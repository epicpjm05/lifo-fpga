==> flow/design.v <==
module LIFO ( 
input rst,  
input enable,  
input push,  
input pop,  
input [3:0] data_in,  
output reg [3:0] data_out,  
output reg empty,  
output reg full,  
output reg invalid  
); 
parameter DEPTH = 8;  
reg [3:0] stack [0:DEPTH-1];  
reg [2:0] top;  
initial begin 
top = 3'b000;  
empty = 1;  
full = 0;  
invalid = 0;  
end 
always @(posedge enable or posedge rst) begin 
if (rst) begin  
top <= 3'b000;  
empty <= 1;  
full <= 0;  
invalid <= 0;  
data_out <= 4'b0000;  
end else if (enable) begin  
invalid <= 0;  
if (push && !full) begin  
stack[top] <= data_in;  
top <= top + 1;  
empty <= 0;  
full <= (top == DEPTH - 2);  
end else if (push && full) begin  
invalid <= 1;  
end 
if (pop && !empty) begin  
top <= top - 1;  
data_out <= stack[top - 1];  
full <= 0;  
empty <= (top == 1);  
end else if (pop && empty) begin  
invalid <= 1;  
end 
end 
end 
endmodule
=== Step by step through the tools: LIFO ===
The steps from the RTL of LIFO to its reports follow in flow order.
Lines are those of the file above, counted from 1.
Operators carry their Yosys type and port widths (W data, S select, Z words).
Cell names lack the library's common part.
The mark - stands for no value.

* Top: LIFO
* Clock port: enable
* Standard-cell library: sky130hd
* Corner: tt_025C_1v80

=== After elaboration ===
Yosys after proc, flatten, opt, wreduce and memory -nomap, before mapping. Print and check cells are not counted. Equal cells are merged and count once.

* Output and inout bits: 7
* Input port bits: 8
* Cells after elaboration: 58
* Bits in registers: 42

* Bitwise logic cells: 1
* Reductions and logical operators: 17
* Muxes and demuxes: 11
* Add/subtract/negate cells: 2
* Equality and inequality tests: 14

{| class="wikitable"
|+ Operators by type and width
! operator !! number
|-
| $pmux W4 S8 || 1
|-
| $eq A3 B3 Y1 const B || 8
|-
| $reduce_and A3 Y1 || 8
|-
| $eq A3 B2 Y1 const B || 4
|-
| $mux W1 || 8
|-
| $eq A3 B1 Y1 const B || 2
|-
| $logic_not A3 Y1 || 2
|-
| $mux W3 || 2
|-
| $logic_and A1 B1 Y1 || 4
|-
| $add A3 B1 Y3 const B || 1
|-
| $sub A3 B1 Y3 const B || 1
|-
| $logic_not A1 Y1 || 2
|-
| $reduce_bool A2 Y1 || 1
|-
| $not A1 Y1 || 1
|}

=== Longest topological paths ===
Depth = most cells in a row (Yosys ltp): at word level without a register or memory, in the mapped netlist without a sequential cell, where the memories' decode and read muxes count.

* Depth in word-level cells: 5
* ABC_AREA: 0
* Mapped depth: 8
* Depth with buffers taken out: 7

=== Synthesis result ===
The flow's flattened synthesis, as Yosys stat reports it; memories are mapped. The netlist is that of the ABC_AREA named above (0 if unset); the other value can give another one.
The area totals of this step are shown rounded.

* Mapped cells: 127
* Buffers: 3
* Cell area after synthesis: 1,808 um^2
* Mapped flip-flops: 42
* Area of sequential cells: 1,212 um^2

{| class="wikitable"
|+ Cells by type
! cell type !! number !! total area (um^2)
|-
| edfxtp_1 || 32 || 960.922
|-
| dfrtp_1 || 9 || 225.216
|-
| ha_1 || 10 || 125.12
|-
| a22oi_1 || 5 || 37.536
|-
| and2_1 || 6 || 37.536
|-
| a22o_1 || 4 || 35.034
|-
| o21ai_0 || 7 || 35.034
|-
| a221o_1 || 3 || 30.029
|-
| dfstp_2 || 1 || 26.275
|-
| nor2_1 || 7 || 26.275
|-
| mux2_2 || 2 || 22.522
|-
| nand2_1 || 6 || 22.522
|-
| inv_1 || 5 || 18.768
|-
| nor4_1 || 3 || 18.768
|-
| mux2_4 || 1 || 15.014
|-
| nor3_1 || 3 || 15.014
|-
| o21ai_1 || 3 || 15.014
|-
| and3_1 || 2 || 12.512
|}

Other cell types: 14; their cells: 18.

=== Path before layout ===
Source: OpenSTA report_checks on the synthesized netlist (no wires, ideal clock, input and output delay 20% of the period each), path of least setup slack; recovery checks are left aside. Register names are those of the netlist, which keeps one name where synthesis merged equal registers.

* Path kind: reg2reg
* Start: reg top[0]
* End: reg data_out[1]
* Delay of the path: 2.078 ns
* Library setup time: 0.123 ns
* Period: 2.42 ns
* Arrival: 1.955 ns
* Required time: 2.297 ns
* Time at the first pin: 0.000 ns
* Buffers on the path: 1
* Setup slack: 0.342 ns
* Driving pins on the path: 9
* Synthesis period reached: 2.078 ns

"delay of the path" is the arrival time less input delay plus setup time.
"driving pins on the path": output pins that drive a net of the path, with the launching flip-flop's if there is one; two outputs of one cell count as two.
"synthesis period reached" is the clock period less the worst setup slack; recovery checks do not enter. This is arithmetic on one report: input and output delays are still those of the set period (20% each).
Between the ends stands the longest chain of elaborated cells between them, by number of cells; it is not shown to be the way that was timed. Of several equally long chains one is given.
A line is the first line of the expression or statement that the cell stems from. Yosys adds cells for indexed reads and writes and turns some case tables into memories.
A register here has more assigning lines than the two given.

* Path through: dfrtp_1 > inv_1 > ha_1 > ha_1 > buf_6 > mux2_4 > a221o_1 > nor3_2 > o21ai_1
* Cells in the longest elaborated chain: 3
* Elaborated cells between the ends (all ways): 10
* Classes of those cells: add/sub (1); eq/ne (7); mux (1); reduce/logical (1)

{| class="wikitable"
|+ Ends and longest elaborated chain, post-synthesis
! item !! RTL line !! text
|-
| start: declaration || 14 || <nowiki>reg [2:0] top;</nowiki>
|-
| start: assignment || 32 || <nowiki>top <= top + 1;</nowiki>
|-
| start: assignment || 39 || <nowiki>top <= top - 1;</nowiki>
|-
| $sub A3 B1 Y3 || 40 || <nowiki>data_out <= stack[top - 1];</nowiki>
|-
| $eq A3 B3 Y1 || 40 ||
|-
| $pmux W4 S8 || 40 ||
|-
| end: assignment || 27 || <nowiki>data_out <= 4'b0000;</nowiki>
|-
| end: assignment || 40 ||
|-
| end: declaration || 7 || <nowiki>output reg [3:0] data_out,</nowiki>
|}

=== Worst path after layout ===
Path of least setup slack in the final report of record 1 (OpenROAD, finished layout, wires in). Where an end is a register, its clock arrival counts in the times.

* Path kind: reg2reg
* Start: reg top[0]
* End: reg data_out[1]
* Required time: 3.67 ns
* Arrival: 2.54 ns
* Library setup time: 0.11 ns
* Driving pins on the path: 9
* Period: 3.48 ns
* Time at the first pin: 0.30 ns
* Setup slack: 1.13 ns
* Buffers on the path: 1

Between the ends stands the longest chain of elaborated cells between them, by number of cells; it is not shown to be the way that was timed. Of several equally long chains one is given.
A register here has more assigning lines than the two given.

* Path through: dfrtp_1 > inv_1 > ha_1 > ha_1 > buf_6 > mux2_4 > a221o_1 > nor3_2 > o21ai_1
* Cells in the longest elaborated chain: 3
* Elaborated cells between the ends (all ways): 10
* Classes of those cells: add/sub (1); eq/ne (7); mux (1); reduce/logical (1)

{| class="wikitable"
|+ Ends and longest elaborated chain, after layout
! item !! RTL line !! text
|-
| start: declaration || 14 || <nowiki>reg [2:0] top;</nowiki>
|-
| start: assignment || 32 || <nowiki>top <= top + 1;</nowiki>
|-
| start: assignment || 39 || <nowiki>top <= top - 1;</nowiki>
|-
| $sub A3 B1 Y3 || 40 || <nowiki>data_out <= stack[top - 1];</nowiki>
|-
| $eq A3 B3 Y1 || 40 ||
|-
| $pmux W4 S8 || 40 ||
|-
| end: assignment || 27 || <nowiki>data_out <= 4'b0000;</nowiki>
|-
| end: assignment || 40 ||
|-
| end: declaration || 7 || <nowiki>output reg [3:0] data_out,</nowiki>
|}

Memo
Re: implementation data of LIFO

2 stored runs of LIFO in the flow (synthesis by Yosys, layout by OpenROAD, sky130hd cells), in arbitrary order. Constraints: input delay and output delay 20% of the set period each, output load 0.01 pF.
By "clock period reached" is meant the clock period of the run minus its worst setup slack. This is arithmetic on one report: input and output delays are still those of the set period (20% each).
The measured numbers are rounded.

=== Record 1 ===
{| class="wikitable"
! Setting !! Value
|-
| period_ns || 3.48
|-
| CORE_UTILIZATION || 50
|-
| PLACE_DENSITY_LB_ADDON || 0.11
|-
| CORE_ASPECT_RATIO || 0.62
|-
| ABC_AREA || 0
|-
| GPL_TIMING_DRIVEN || 0
|-
| CTS_CLUSTER_SIZE || 13
|-
| SLEW_MARGIN || 40
|-
| MIN_ROUTING_LAYER || met1
|-
| MAX_ROUTING_LAYER || met5
|-
| CAP_MARGIN || 20
|-
| CORE_MARGIN || 2
|-
! Result !! Value
|-
| Die size || 4,127 um^2
|-
| Standard-cell area after routing || 2,115 um^2
|-
| Utilization after routing || 60.2 %
|-
| Setup slack of the worst path || 1.131 ns
|-
| Total negative slack on setup checks || 0.000 ns
|-
| Clock period reached || 2.349 ns
|-
| Chip area after synthesis (Yosys) || 1,808 um^2
|}

=== Record 2 ===
{| class="wikitable"
! Setting !! Value
|-
| period_ns || 2.12
|-
| CORE_UTILIZATION || 43
|-
| SETUP_SLACK_MARGIN || 0.08
|-
| PLACE_DENSITY || 0.64
|-
| TNS_END_PERCENT || 95
|-
| ABC_AREA || 1
|-
| CTS_CLUSTER_SIZE || 64
|-
| CAP_MARGIN || 20
|-
| MIN_ROUTING_LAYER || met2
|-
| MAX_ROUTING_LAYER || met4
|-
| CORE_MARGIN || 2
|-
| SLEW_MARGIN || 20
|-
! Result !! Value
|-
| Die size || 5,057 um^2
|-
| Standard-cell area after routing || 2,258 um^2
|-
| Utilization after routing || 51.9 %
|-
| Setup slack of the worst path || 0.282 ns
|-
| Total negative slack on setup checks || 0.000 ns
|-
| Clock period reached || 1.838 ns
|-
| Chip area after synthesis (Yosys) || 1,937 um^2
|}
